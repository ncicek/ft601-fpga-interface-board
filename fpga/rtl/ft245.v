==> flow/design.v <==
module ft245_transmitter (i_reset,
            i_ftdi_clk, i_ftdi_txe_n, i_ftdi_rxf_n,
            io_ftdi_data, io_ftdi_be, o_ftdi_oe_n, o_ftdi_wr_n, o_ftdi_rd_n, o_serial_out, o_leds_n, o_ftdi_reset_n, o_fsm);
    input wire i_ftdi_clk, i_reset;
    input wire i_ftdi_txe_n, i_ftdi_rxf_n;
    inout wire [3:0] io_ftdi_be;
    inout wire [31:0] io_ftdi_data;
    output reg o_ftdi_wr_n = 1;
	output wire o_ftdi_oe_n;
	output reg o_ftdi_rd_n = 1;
	output wire [7:0] o_leds_n;
	output reg o_serial_out;
	output wire o_ftdi_reset_n;
	output wire [3:0] o_fsm;
	localparam STATE_IDLE = 0;
	localparam STATE_TRANSMIT_1 = 1;
	localparam STATE_ADDRESS_READ = 2;
	localparam STATE_DATA_READ = 3;
	localparam STATE_DECODE_CMD = 4;
	localparam STATE_TRANSMIT_2 = 5;
	localparam STATE_TRANSMIT_3 = 6;
	assign io_ftdi_be = 4'b1111;
	assign o_ftdi_reset_n = !i_reset;
	wire fifo_full;  
	wire [31:0] fifo_output_data;
	reg [31:0] data = 0;
	always @(posedge i_ftdi_clk or posedge i_reset) begin
		if (i_reset) begin
			data <= 0;
		end else begin
			if (!fifo_full) begin
				data <= data + 1;
			end
		end
	end
	assign fifo_output_data[31:0] = data[31:0];
	assign fifo_full = 0;
	assign o_ftdi_oe_n = o_ftdi_rd_n;  
	assign io_ftdi_data = o_ftdi_oe_n ? fifo_output_data : 32'bZ;
	localparam REG_ADDR_TEST = 0;
	localparam REG_ADDR_MODE = 1;
	localparam REG_READ = 0;
	localparam REG_WRITE = 1;
	localparam MODE_STREAM = 1;
	localparam MODE_IDLE = 0;
	reg[31:0] reg_test = 32'hDEADBEEF;  
	reg[31:0] reg_mode = MODE_IDLE << 31;
	wire [7:0] o_leds;
	assign o_leds = data[23:16];
	assign o_leds_n = ~o_leds;
	reg [3:0] register_address;
	reg [31:0] register_data;
	reg register_access = REG_READ;
	reg [30:0] dwords_to_transmit;
	reg [3:0] fsm = STATE_IDLE;
	assign o_fsm = fsm;
	always @(posedge i_ftdi_clk or posedge i_reset) begin  
		if (i_reset) begin
			fsm <= STATE_IDLE;
			reg_mode <= MODE_IDLE << 31;
		end else begin
			case (fsm)
				STATE_IDLE: begin  
					if (i_ftdi_rxf_n == 0) begin  
						fsm <= STATE_ADDRESS_READ;
					end else if (reg_mode[31] == MODE_STREAM) begin  
						fsm <= STATE_TRANSMIT_1;
					end
				end
				STATE_TRANSMIT_1: begin  
					dwords_to_transmit <= 0;
					fsm <= STATE_TRANSMIT_2;
				end
				STATE_TRANSMIT_2: begin  
					if (dwords_to_transmit >= reg_mode[29:0]) begin
						fsm <= STATE_IDLE;
						reg_mode[31] <= MODE_IDLE;  
					end else begin
						fsm <= STATE_TRANSMIT_3;
					end
				end
				STATE_TRANSMIT_3: begin  
					if (i_ftdi_txe_n == 0) begin  
						dwords_to_transmit <= dwords_to_transmit + 2;
					end
					fsm <= STATE_TRANSMIT_2;
				end
				STATE_ADDRESS_READ: begin  
					register_address <= io_ftdi_data[3:0];
					register_access <= io_ftdi_data[31];
					fsm <= STATE_DATA_READ;
				end
				STATE_DATA_READ: begin  
					register_data <= io_ftdi_data;
					fsm <= STATE_DECODE_CMD;
				end
				STATE_DECODE_CMD: begin
					if (register_access == REG_WRITE) begin
						if (register_address == REG_ADDR_TEST) begin
						end else if (register_address == REG_ADDR_MODE) begin
							reg_mode <= register_data;
						end
					end
					if (i_ftdi_rxf_n == 1) begin  
						fsm <= STATE_IDLE;
					end
				end
				default: begin
					fsm <= STATE_IDLE;
				end
			endcase
		end
	end
	always @(*) begin
		case (fsm)
			STATE_IDLE: begin
				o_ftdi_rd_n = 1;
				o_ftdi_wr_n = 1;
			end
			STATE_TRANSMIT_1: begin
				o_ftdi_rd_n = 1;
				o_ftdi_wr_n = 0;
			end
			STATE_TRANSMIT_2: begin
				o_ftdi_rd_n = 1;
				o_ftdi_wr_n = 0;
			end
			STATE_TRANSMIT_3: begin
				o_ftdi_rd_n = 1;
				o_ftdi_wr_n = 0;
			end
			STATE_ADDRESS_READ: begin
				o_ftdi_rd_n = 0;
				o_ftdi_wr_n = 1;
			end
			STATE_DATA_READ: begin
				o_ftdi_rd_n = 0;
				o_ftdi_wr_n = 1;
			end
			STATE_DECODE_CMD: begin
				o_ftdi_rd_n = 1;
				o_ftdi_wr_n = 1;
			end
			default: begin
				o_ftdi_rd_n = 1;
				o_ftdi_wr_n = 1;
			end
		endcase
	end
endmodule
# == From RTL to reports: ft245_transmitter ==
# Tool output for the design above, in the order of the flow.
# Lines are those of the file above, counted from 1.
# Cell names lack the library's common part.
# Not given: --
# design
top,ft245_transmitter
clock_port,i_ftdi_clk
lib,sky130hd
corner,tt_025C_1v80

# == Word-level counts ==
# Source: Yosys, flattened and elaborated, memories not mapped. Widths are those after wreduce. Registers that Yosys merges into a memory's read port (data or address) are not register bits. Print and check cells do not count.
# op_classes
addsub,2
logic,3
muxes,15
n_cmp,1
equal,14
reduce_and_logical,14
# op_table
op,n
parallel mux 31 bit (select 2 bit),1
adder 32 x 1 -> 32 bit with constant B,1
two-way mux 32 bit,1
adder 31 x 2 -> 31 bit with constant B,1
>= comparator 31 x 30 -> 1 bit,1
two-way mux 31 bit,1
parallel mux 4 bit (select 6 bit),1
!= test 2 bit with constant B,6
equality test 4 x 3 -> 1 bit with constant B,3
two-way mux 4 bit,3
equality test 4 x 1 -> 1 bit with constant B,2
equality test 4 x 2 -> 1 bit with constant B,2
logical NOT 4 bit,2
inverter 8 bit,1
AND reduction 2 bit,3
two-way mux 1 bit,6
AND reduction 5 bit,1
nonzero test 2 bit,2
OR reduction 2 bit,2
AND reduction 4 bit,1
!= test 3 bit with constant B,1
AND reduction 3 bit,1
OR reduction 3 bit,1
two-way mux 3 bit,1
inverter 1 bit,2
parallel mux 1 bit (select 2 bit),1
logical NOT 1 bit,1
# word_totals
in_bits,4
register_bits,135

# == Logic depth ==
# Depth = most cells in a row (Yosys ltp): at word level without a register or memory, in the mapped netlist without a sequential cell, where the memories' decode and read muxes count.
# logic_depth
word_depth,5
abc_area,0
depth_mapped,8
mapped_depth_nobuf,8

# == Synthesis result ==
# The flow's flattened synthesis, as Yosys stat reports it; memories are mapped. The netlist is that of the ABC_AREA named above (0 if unset); the other value can give another one.
# synth_totals
area_um2,6279.8
seqArea_um2,3633.5
stdcells,512
buffers,15
ff_cells,132
# by_type
cell_type,n
edfxtp_1,66
dfrtp_1,66
ha_1,31
mux2_2,30
xnor2_1,30
xor2_1,28
nor2_1,49
inv_1,46
nand3_1,29
nand2_1,29
nand4_1,15
and4_1,6
buf_4,7
nor4_4,2
a21oi_1,8
o21ai_0,7
and3_1,5
nand3_2,3
# Other cell types: 31; their cells: 55.

# == Worst setup path after synthesis ==
# Path of least setup slack by OpenSTA after synthesis, without wires, with an ideal clock, recovery checks aside; 20% of the period is set as input and as output delay. Where synthesis merged equal registers, the netlist keeps one of their names.
# synth_timing
path_kind,register to register
startpoint,register fsm[2]
endpoint,register register_data[0]
setup_ns,0.465
arrival_ns,3.172
period_ns,3.6
driving_pins,4
slack_ns,-0.037
t_first_pin_ns,0.000
delay_ns,3.637
synth_period_reached_ns,3.637
# "delay_ns" is the arrival time less input delay plus setup time.
# "driving_pins": output pins that drive a net of the path, with the launching flip-flop's if there is one; two outputs of one cell count as two.
# "synth_period_reached_ns" = period - worst setup slack (recovery checks aside). The figure is calculated, with input and output delays left at 20% of the set period.
# The rows between start and end are the longest chain of elaborated cells between them; the timing report does not say that the signal goes this way. Where chains are equally long, one stands for them.
# A line is the first line of the expression or statement that the cell stems from. Yosys adds cells for indexed reads and writes and turns some case tables into memories.
# At most two assigning lines are given for a register; there are more.
# The path ends at the enable pin of a flip-flop; only ways to that pin are counted.
# synth_via
path_cell_list,dfrtp_1 clkbuf_1 nand2b_1 nor3b_1
elab_chain_cells,2
# synth_rtl
item,line_no,text
start: declaration,55,reg [3:0] fsm = STATE_IDLE;
start: assignment,59,fsm <= STATE_IDLE;
start: assignment,65,fsm <= STATE_ADDRESS_READ;
equality test 4 x 2 -> 1 bit,62,case (fsm)
AND reduction 2 bit,--,
end: assignment,94,register_data <= io_ftdi_data;
end: declaration,52,reg [31:0] register_data;

# == Timing after layout ==
# From the final timing report of flow run A: the path of least setup slack in the routed layout; clock arrival at registers is part of the times.
# layout_timing
path_kind,input to output
startpoint,input port i_reset
endpoint,output port o_ftdi_reset_n
driving_pins,3
period_ns,6.96
slack_ns,2.88
t_first_pin_ns,1.39
arrival_ns,2.69
# The rows between start and end are the longest chain of elaborated cells between them; the timing report does not say that the signal goes this way. Where chains are equally long, one stands for them.
# layout_via
path_cell_list,clkdlybuf4s50_1 inv_2 clkdlybuf4s50_1
elab_chain_cells,1
# layout_rtl
item,line_no,text
start: declaration,4,"input wire i_ftdi_clk, i_reset;"
logical NOT 1 bit,23,assign o_ftdi_reset_n = !i_reset;
end: declaration,13,output wire o_ftdi_reset_n;

Hand-over note for ft245_transmitter

Design ft245_transmitter on sky130hd. What follows are 2 stored runs of the flow, each under its own settings; their order means nothing. The constraints put input and output delay at 20% of the set period each and load the outputs with 0.01 pF.
"achieved_period_ns" is the run's clock period less its worst setup slack. It is reckoned from that one timing run; input and output delays stay at 20% of the period that was set.
"worst_path_ns": the worst setup path's part of the clock period (all of it between registers, 20% less for each end at a port) less its slack. A launch clock that arrives late makes it longer, a capture clock that arrives late makes it shorter.
"fin_power_mw": no workload was simulated; the value follows from the tool's default switching activity.

Flow run A, flow files:
==> flow/run.sh <==
#!/bin/bash
# the make line also repeats the synthesis and layout settings of config.mk as NAME=value (left out here)
make -C /OpenROAD-flow-scripts/flow DESIGN_CONFIG=/design/flow/config.mk WORK_HOME=/design/flow/orfs CLKGATE_MAP_FILE= finish
==> flow/config.mk <==
export PLATFORM = sky130hd
export DESIGN_NAME = ft245_transmitter
export DESIGN_NICKNAME = ft245_transmitter
export VERILOG_FILES = /design/flow/design.v
export SDC_FILE = /design/flow/constraint.sdc
export NUM_CORES = 4
export LEC_CHECK = 0
export CAP_MARGIN = 20
export CORE_MARGIN = 10
export CORE_UTILIZATION = 15
export CTS_CLUSTER_SIZE = 74
export PLACE_DENSITY_LB_ADDON = 0.1
export SETUP_SLACK_MARGIN = -0.23
export SLEW_MARGIN = 20
export TNS_END_PERCENT = 85
==> flow/constraint.sdc <==
create_clock -name core_clock -period 6.96 [get_ports {i_ftdi_clk}]
set_input_delay 1.3920 -clock core_clock [delete_from_list [all_inputs] [get_ports {i_ftdi_clk}]]
set_output_delay 1.3920 -clock core_clock [all_outputs]
set_load 0.01 [all_outputs]

==> results of flow run A, as CSV <==
result,value
ws_hold_ns,0.473
achieved_period_ns,4.077
finalUtil_pct,18.7
fin_ws_ns,2.883
worst_path_ns,1.29
path_kind,"input to output"
tns_ns,0.000
yosys_chip_area_um2,6279.8
dieArea_um2,50449.7
fin_power_mw,2.560
cell_area_final_um2,7694.9

Flow run B, flow files:
==> flow/run.sh <==
#!/bin/bash
# the make line also repeats the synthesis and layout settings of config.mk as NAME=value (left out here)
make -C /OpenROAD-flow-scripts/flow DESIGN_CONFIG=/design/flow/config.mk WORK_HOME=/design/flow/orfs CLKGATE_MAP_FILE= finish
==> flow/config.mk <==
export PLATFORM = sky130hd
export DESIGN_NAME = ft245_transmitter
export DESIGN_NICKNAME = ft245_transmitter
export VERILOG_FILES = /design/flow/design.v
export SDC_FILE = /design/flow/constraint.sdc
export NUM_CORES = 4
export LEC_CHECK = 0
export CAP_MARGIN = 20
export CORE_MARGIN = 2
export CORE_UTILIZATION = 40
export SETUP_SLACK_MARGIN = 0.28
export SLEW_MARGIN = 20
==> flow/constraint.sdc <==
create_clock -name core_clock -period 4.29 [get_ports {i_ftdi_clk}]
set_input_delay 0.8580 -clock core_clock [delete_from_list [all_inputs] [get_ports {i_ftdi_clk}]]
set_output_delay 0.8580 -clock core_clock [all_outputs]
set_load 0.01 [all_outputs]

==> results of flow run B, as CSV <==
result,value
ws_hold_ns,0.481
achieved_period_ns,2.937
finalUtil_pct,47.5
fin_ws_ns,1.353
worst_path_ns,1.22
path_kind,"input to output"
tns_ns,0.000
yosys_chip_area_um2,6279.8
dieArea_um2,16717.2
fin_power_mw,3.952
cell_area_final_um2,7248.2

End of note.
