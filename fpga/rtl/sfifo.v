==> flow/design.v <==
`default_nettype	none
module sfifo #(
		parameter	BW=8,	 
		parameter 	LGFLEN=4,
		parameter [0:0]	OPT_ASYNC_READ = 1'b1,
		parameter [0:0]	OPT_WRITE_ON_FULL = 1'b0,
		parameter [0:0]	OPT_READ_ON_EMPTY = 1'b0
	) (
		input	wire		i_clk,
		input	wire		i_reset,
		input	wire		i_wr,
		input	wire [(BW-1):0]	i_data,
		output	reg 		o_full,
		output	reg [LGFLEN:0]	o_fill,
		input	wire		i_rd,
		output	reg [(BW-1):0]	o_data,
		output	reg		o_empty	 
	);
	localparam	FLEN=(1<<LGFLEN);
	reg			r_full, r_empty;
	reg	[(BW-1):0]	mem[0:(FLEN-1)];
	reg	[LGFLEN:0]	wr_addr, rd_addr;
	reg	[LGFLEN-1:0]	rd_next;
	wire	w_wr = (i_wr && !o_full);
	wire	w_rd = (i_rd && !o_empty);
	initial	o_fill = 0;
	always @(posedge i_clk)
	if (i_reset)
		o_fill <= 0;
	else case({ w_wr, w_rd })
	2'b01: o_fill <= o_fill - 1;
	2'b10: o_fill <= o_fill + 1;
	default: o_fill <= wr_addr - rd_addr;
	endcase
	initial	r_full = 0;
	always @(posedge i_clk)
	if (i_reset)
		r_full <= 0;
	else case({ w_wr, w_rd})
	2'b01: r_full <= 1'b0;
	2'b10: r_full <= (o_fill == { 1'b0, {(LGFLEN){1'b1}} });
	default: r_full <= (o_fill == { 1'b1, {(LGFLEN){1'b0}} });
	endcase
	always @(*)
	if (OPT_WRITE_ON_FULL && i_rd)
		o_full = 1'b0;
	else
		o_full = r_full;
	initial	wr_addr = 0;
	always @(posedge i_clk)
	if (i_reset)
		wr_addr <= 0;
	else if (w_wr)
		wr_addr <= wr_addr + 1'b1;
	always @(posedge i_clk)
	if (w_wr)
		mem[wr_addr[(LGFLEN-1):0]] <= i_data;
	initial	rd_addr = 0;
	always @(posedge i_clk)
	if (i_reset)
		rd_addr <= 0;
	else if (w_rd)
		rd_addr <= rd_addr + 1;
	always @(*)
		rd_next = rd_addr[LGFLEN-1:0] + 1;
	initial	r_empty = 1'b1;
	always @(posedge i_clk)
	if (i_reset)
		r_empty <= 1'b1;
	else case ({ w_wr, w_rd })
	2'b01: r_empty <= (o_fill <= 1);
	2'b10: r_empty <= 1'b0;
	default: begin end
	endcase
	always @(*)
	if (OPT_READ_ON_EMPTY && i_wr)
		o_empty = 1'b0;
	else
		o_empty = r_empty;
	generate if (OPT_ASYNC_READ && OPT_READ_ON_EMPTY)
	begin : ASYNCHRONOUS_READ_ON_EMPTY
		always @(*)
		begin
			o_data = mem[rd_addr[LGFLEN-1:0]];
			if (r_empty)
				o_data = i_data;
		end
	end else if (OPT_ASYNC_READ)
	begin : ASYNCHRONOUS_READ
		always @(*)
			o_data = mem[rd_addr[LGFLEN-1:0]];
	end else begin : REGISTERED_READ
		reg		bypass_valid;
		reg [BW-1:0]	bypass_data, rd_data;
		initial bypass_valid = 0;
		always @(posedge i_clk)
		if (i_reset)
			bypass_valid <= 0;
		else begin
			bypass_valid <= 1'b0;
			if (!i_wr)
				bypass_valid <= 1'b0;
			else if (r_empty || (i_rd && (o_fill == 1)))
				bypass_valid <= 1'b1;
		end
		always @(posedge i_clk)
			bypass_data <= i_data;
		initial mem[0] = 0;
		initial rd_data = 0;
		always @(posedge i_clk)
			rd_data <= mem[(w_rd)?rd_next : rd_addr[LGFLEN-1:0]];
		always @(*)
		if (OPT_READ_ON_EMPTY && r_empty)
			o_data = i_data;
		else if (bypass_valid)
			o_data = bypass_data;
		else
			o_data = rd_data;
	end endgenerate
	wire	[LGFLEN-1:0]	unused;
	assign	unused = rd_next;
endmodule
# == Reports on sfifo ==
# Tool output for the design above, in the order of the flow.
# Line numbers count from 1 in the design file above.
# The mark n/a stands for no value.
# inputs
top,sfifo
clk_port,i_clk
library,sky130hd
lib_corner,tt_025C_1v80

# == Word-level counts ==
# Source: Yosys, flattened and elaborated, memories not mapped. Widths are those after wreduce. Registers that Yosys merges into a memory's read port (data or address) are not register bits. Print and check cells do not count. Equal cells are merged and count once.
# Memory sizes are those after Yosys's memory passes, which may raise the word count (mostly to a power of two), join words into wider ones and drop unused or constant bits.
# classes
n_addsub,5
n_mul,0
div_mod_pow,0
n_cmp,1
eq_ne,4
n_shift,0
mux,6
logic,0
reduce_logical,5
# ops
operator,n
5-bit by 1-bit adder with 5-bit output (second input constant),3
5-bit case mux with 2-bit select,1
8-bit two-way mux,1
5-bit by 1-bit subtractor with 5-bit output (second input constant),1
5-bit by 1-bit <= comparator with 1-bit output (second input constant),1
5-bit by 4-bit equality test with 1-bit output (second input constant),1
5-bit subtractor,1
5-bit equality test (second input constant),1
4-bit two-way mux,1
1-bit case mux with 2-bit select,2
1-bit logical AND,2
1-bit zero test,2
2-bit by 1-bit equality test with 1-bit output (second input constant),1
2-bit equality test (second input constant),1
2-bit nonzero test,1
1-bit two-way mux,1
# bits
register_bits,17
latch_bits,0
mem_bits_rw,128
mem_bits_ro,0
clocked_rd_ports_x_width,0
n_memories,1
in_bits,12
output_inout_bits,15
elab_cells,27
# mem_list
memory,words,word_bits,read_ports,wr,line,source
mem,16,8,1,1,21,reg [(BW-1):0] mem[0:(FLEN-1)];

# == Depth ==
# Depth = most cells in a row (Yosys ltp): at word level without a register or memory, in the mapped netlist without a sequential cell, where the memories' decode and read muxes count.
# logic_depth
ltp_word,4
ABC_AREA,0
ltp_mapped,8
ltp_nobuf,8

# == Synthesis result ==
# Yosys stat after the flow's synthesis: flattened, memories mapped to cells. It holds for the ABC_AREA given above (unset counts as 0); a run with the other value may have another netlist.
# Totals and module areas in this step are rounded.
# mapped
cell_count,346
yosys_area_um2,6020
seq_area_um2,4180
ffs,145
buffers,16
# by_type
cell_type,n,type_area_um2
sky130_fd_sc_hd__edfxtp_1,128,3.84E+03
sky130_fd_sc_hd__mux4_2,19,427.91
sky130_fd_sc_hd__mux4_1,13,341.578
sky130_fd_sc_hd__dfxtp_1,17,340.326
sky130_fd_sc_hd__ha_1,15,187.68
sky130_fd_sc_hd__a22oi_1,17,127.622
sky130_fd_sc_hd__nor2_1,33,123.869
sky130_fd_sc_hd__xnor2_1,9,78.826
sky130_fd_sc_hd__nand2_1,18,67.565
sky130_fd_sc_hd__xor2_1,7,61.309
sky130_fd_sc_hd__inv_1,10,37.536
sky130_fd_sc_hd__a21oi_1,7,35.034
sky130_fd_sc_hd__clkbuf_1,9,33.782
sky130_fd_sc_hd__a221oi_1,3,26.275
sky130_fd_sc_hd__nor3_1,5,25.024
sky130_fd_sc_hd__buf_6,2,22.522
sky130_fd_sc_hd__fa_1,1,20.019
sky130_fd_sc_hd__o21ai_0,4,20.019
# Not listed: further types 18, cells in them 29.

# == Path before layout ==
# Path of least setup slack by OpenSTA after synthesis, without wires, with an ideal clock, recovery checks aside; 20% of the period is set as input and as output delay. Where synthesis merged equal registers, the netlist keeps one of their names.
# synth_path
path_kind,register -> register
start,register rd_addr[1]
end,register o_fill[4]
clock_period_ns,1.87
setup_ns,0.124
launch_ns,0.000
t_arrival_ns,1.873
required_time_ns,1.746
path_slack_ns,-0.127
path_delay_ns,1.997
path_stages,9
path_buffers,2
period_less_setup_slack_ns,1.997
# "path_delay_ns" is the arrival time less input delay plus setup time.
# "path_stages" counts driving pins, that of a launching flip-flop among them; a cell with two outputs on the path counts twice.
# "period_less_setup_slack_ns" is the clock period less the worst setup slack; recovery checks do not enter. This is arithmetic on one report: input and output delays are still those of the set period (20% each).
# The rows between start and end are the longest chain of elaborated cells between them; the timing report does not say that the signal goes this way. Where chains are equally long, one stands for them.
# Each line given opens the expression or statement behind the cell; cells for indexed reads and writes are added by Yosys, which also makes memories of some case tables.
# At most two assigning lines are given for a register; there are more.
# synth_between
cell_sequence,sky130_fd_sc_hd__dfxtp_1 > sky130_fd_sc_hd__buf_2 > sky130_fd_sc_hd__clkbuf_1 > sky130_fd_sc_hd__inv_1 > sky130_fd_sc_hd__fa_1 > sky130_fd_sc_hd__a21o_1 > sky130_fd_sc_hd__a21oi_1 > sky130_fd_sc_hd__xnor2_1 > sky130_fd_sc_hd__o22ai_1
elab_chain_len,2
cells_between,2
cone_lines,2
cone_classes,add/sub: 1; mux: 1
# synth_rtl
item,line,source
start: declaration,22,"reg [LGFLEN:0] wr_addr, rd_addr;"
start: assignment,61,rd_addr <= 0;
start: assignment,63,rd_addr <= rd_addr + 1;
5-bit subtractor,33,default: o_fill <= wr_addr - rd_addr;
5-bit case mux with 2-bit select,30,"else case({ w_wr, w_rd })"
end: assignment,31,2'b01: o_fill <= o_fill - 1;
end: assignment,32,2'b10: o_fill <= o_fill + 1;
end: declaration,14,"output reg [LGFLEN:0] o_fill,"

# == Worst path after layout ==
# Path of least setup slack in the final report of entry A (OpenROAD, finished layout, wires in). Where an end is a register, its clock arrival counts in the times.
# layout_path
path_kind,register -> output
start,register rd_addr[0]
end,output port o_data[6]
clock_period_ns,2.64
output_delay_ns,0.53
launch_ns,0.41
t_arrival_ns,2.21
required_time_ns,2.11
path_slack_ns,-0.10
path_stages,6
path_buffers,2
# The rows between start and end are the longest chain of elaborated cells between them; the timing report does not say that the signal goes this way. Where chains are equally long, one stands for them.
# A memory read counts as a cell of the chain, while the word-level depth stops at memories.
# layout_between
cell_sequence,sky130_fd_sc_hd__dfxtp_4 > sky130_fd_sc_hd__buf_12 > sky130_fd_sc_hd__mux4_2 > sky130_fd_sc_hd__a22oi_2 > sky130_fd_sc_hd__nand2_1 > sky130_fd_sc_hd__clkdlybuf4s50_1
elab_chain_len,1
cells_between,1
cone_lines,1
cone_classes,memory: 1
# layout_rtl
item,line,source
start: declaration,22,"reg [LGFLEN:0] wr_addr, rd_addr;"
start: assignment,61,rd_addr <= 0;
start: assignment,63,rd_addr <= rd_addr + 1;
memory read 16 x 8 bit,21,reg [(BW-1):0] mem[0:(FLEN-1)];
end: declaration,16,"output reg [(BW-1):0] o_data,"

Subject: sfifo on sky130hd, stored results

Hello all,

Measured data: module sfifo, platform sky130hd, 2 stored runs of the flow under differing settings, order arbitrary. Input and output delays are each 20% of the period that was set; the output load is 0.01 pF.
"period_less_ws_ns" means the clock period less the worst setup slack. The figure is calculated, with input and output delays left at 20% of the set period.
"worst_setup_path_time_ns" means the part of the period allowed to the worst setup path (the constraints hold back 20% at inputs and 20% at outputs) less its slack; where the path has registers, the arrival times of their clocks count too.
By "power.total_mw" is meant OpenSTA's value without simulated activity: inputs other than the clock are taken to toggle once in ten clock periods, and the tool carries that through the logic.
The results are shown rounded.

Entry A, flow files:
==> flow/run.sh <==
#!/bin/bash
# the make line also repeats the synthesis and layout settings of config.mk as NAME=value (left out here)
make -C /OpenROAD-flow-scripts/flow DESIGN_CONFIG=/design/flow/config.mk WORK_HOME=/design/flow/orfs CLKGATE_MAP_FILE= finish
==> flow/config.mk <==
export PLATFORM = sky130hd
export DESIGN_NAME = sfifo
export DESIGN_NICKNAME = sfifo
export VERILOG_FILES = /design/flow/design.v
export SDC_FILE = /design/flow/constraint.sdc
export NUM_CORES = 4
export LEC_CHECK = 0
export CAP_MARGIN = 20
export CORE_ASPECT_RATIO = 0.76
export CORE_MARGIN = 5
export CORE_UTILIZATION = 33
export PLACE_DENSITY_LB_ADDON = 0.25
export SETUP_SLACK_MARGIN = -0.2
export SLEW_MARGIN = 20
==> flow/constraint.sdc <==
create_clock -name core_clock -period 2.64 [get_ports {i_clk}]
set_input_delay 0.5280 -clock core_clock [delete_from_list [all_inputs] [get_ports {i_clk}]]
set_output_delay 0.5280 -clock core_clock [all_outputs]
set_load 0.01 [all_outputs]

==> results of entry A, as CSV <==
result,value
ws_setup_ns,-0.100
fin_util_pct,41.2
fin_tns_ns,-0.238
period_less_ws_ns,2.740
power.total_mw,5.65
worst_hold_slack_ns,0.514
post_synth_area_um2,6020
cell_area_final_um2,7450
worst_setup_path_time_ns,2.21
worst_path_kind,"register -> output"
total_die_area_um2,21100

Entry B, flow files:
==> flow/run.sh <==
#!/bin/bash
# the make line also repeats the synthesis and layout settings of config.mk as NAME=value (left out here)
make -C /OpenROAD-flow-scripts/flow DESIGN_CONFIG=/design/flow/config.mk WORK_HOME=/design/flow/orfs CLKGATE_MAP_FILE= finish
==> flow/config.mk <==
export PLATFORM = sky130hd
export DESIGN_NAME = sfifo
export DESIGN_NICKNAME = sfifo
export VERILOG_FILES = /design/flow/design.v
export SDC_FILE = /design/flow/constraint.sdc
export NUM_CORES = 4
export LEC_CHECK = 0
export CAP_MARGIN = 20
export CORE_MARGIN = 2
export CORE_UTILIZATION = 40
export SETUP_SLACK_MARGIN = 0.45
export SLEW_MARGIN = 20
==> flow/constraint.sdc <==
create_clock -name core_clock -period 2.4 [get_ports {i_clk}]
set_input_delay 0.4800 -clock core_clock [delete_from_list [all_inputs] [get_ports {i_clk}]]
set_output_delay 0.4800 -clock core_clock [all_outputs]
set_load 0.01 [all_outputs]

==> results of entry B, as CSV <==
result,value
ws_setup_ns,-0.120
fin_util_pct,51.6
fin_tns_ns,-0.773
period_less_ws_ns,2.520
power.total_mw,5.85
worst_hold_slack_ns,0.523
post_synth_area_um2,6020
cell_area_final_um2,7560
worst_setup_path_time_ns,2.04
worst_path_kind,"register -> output"
total_die_area_um2,16100

Thanks
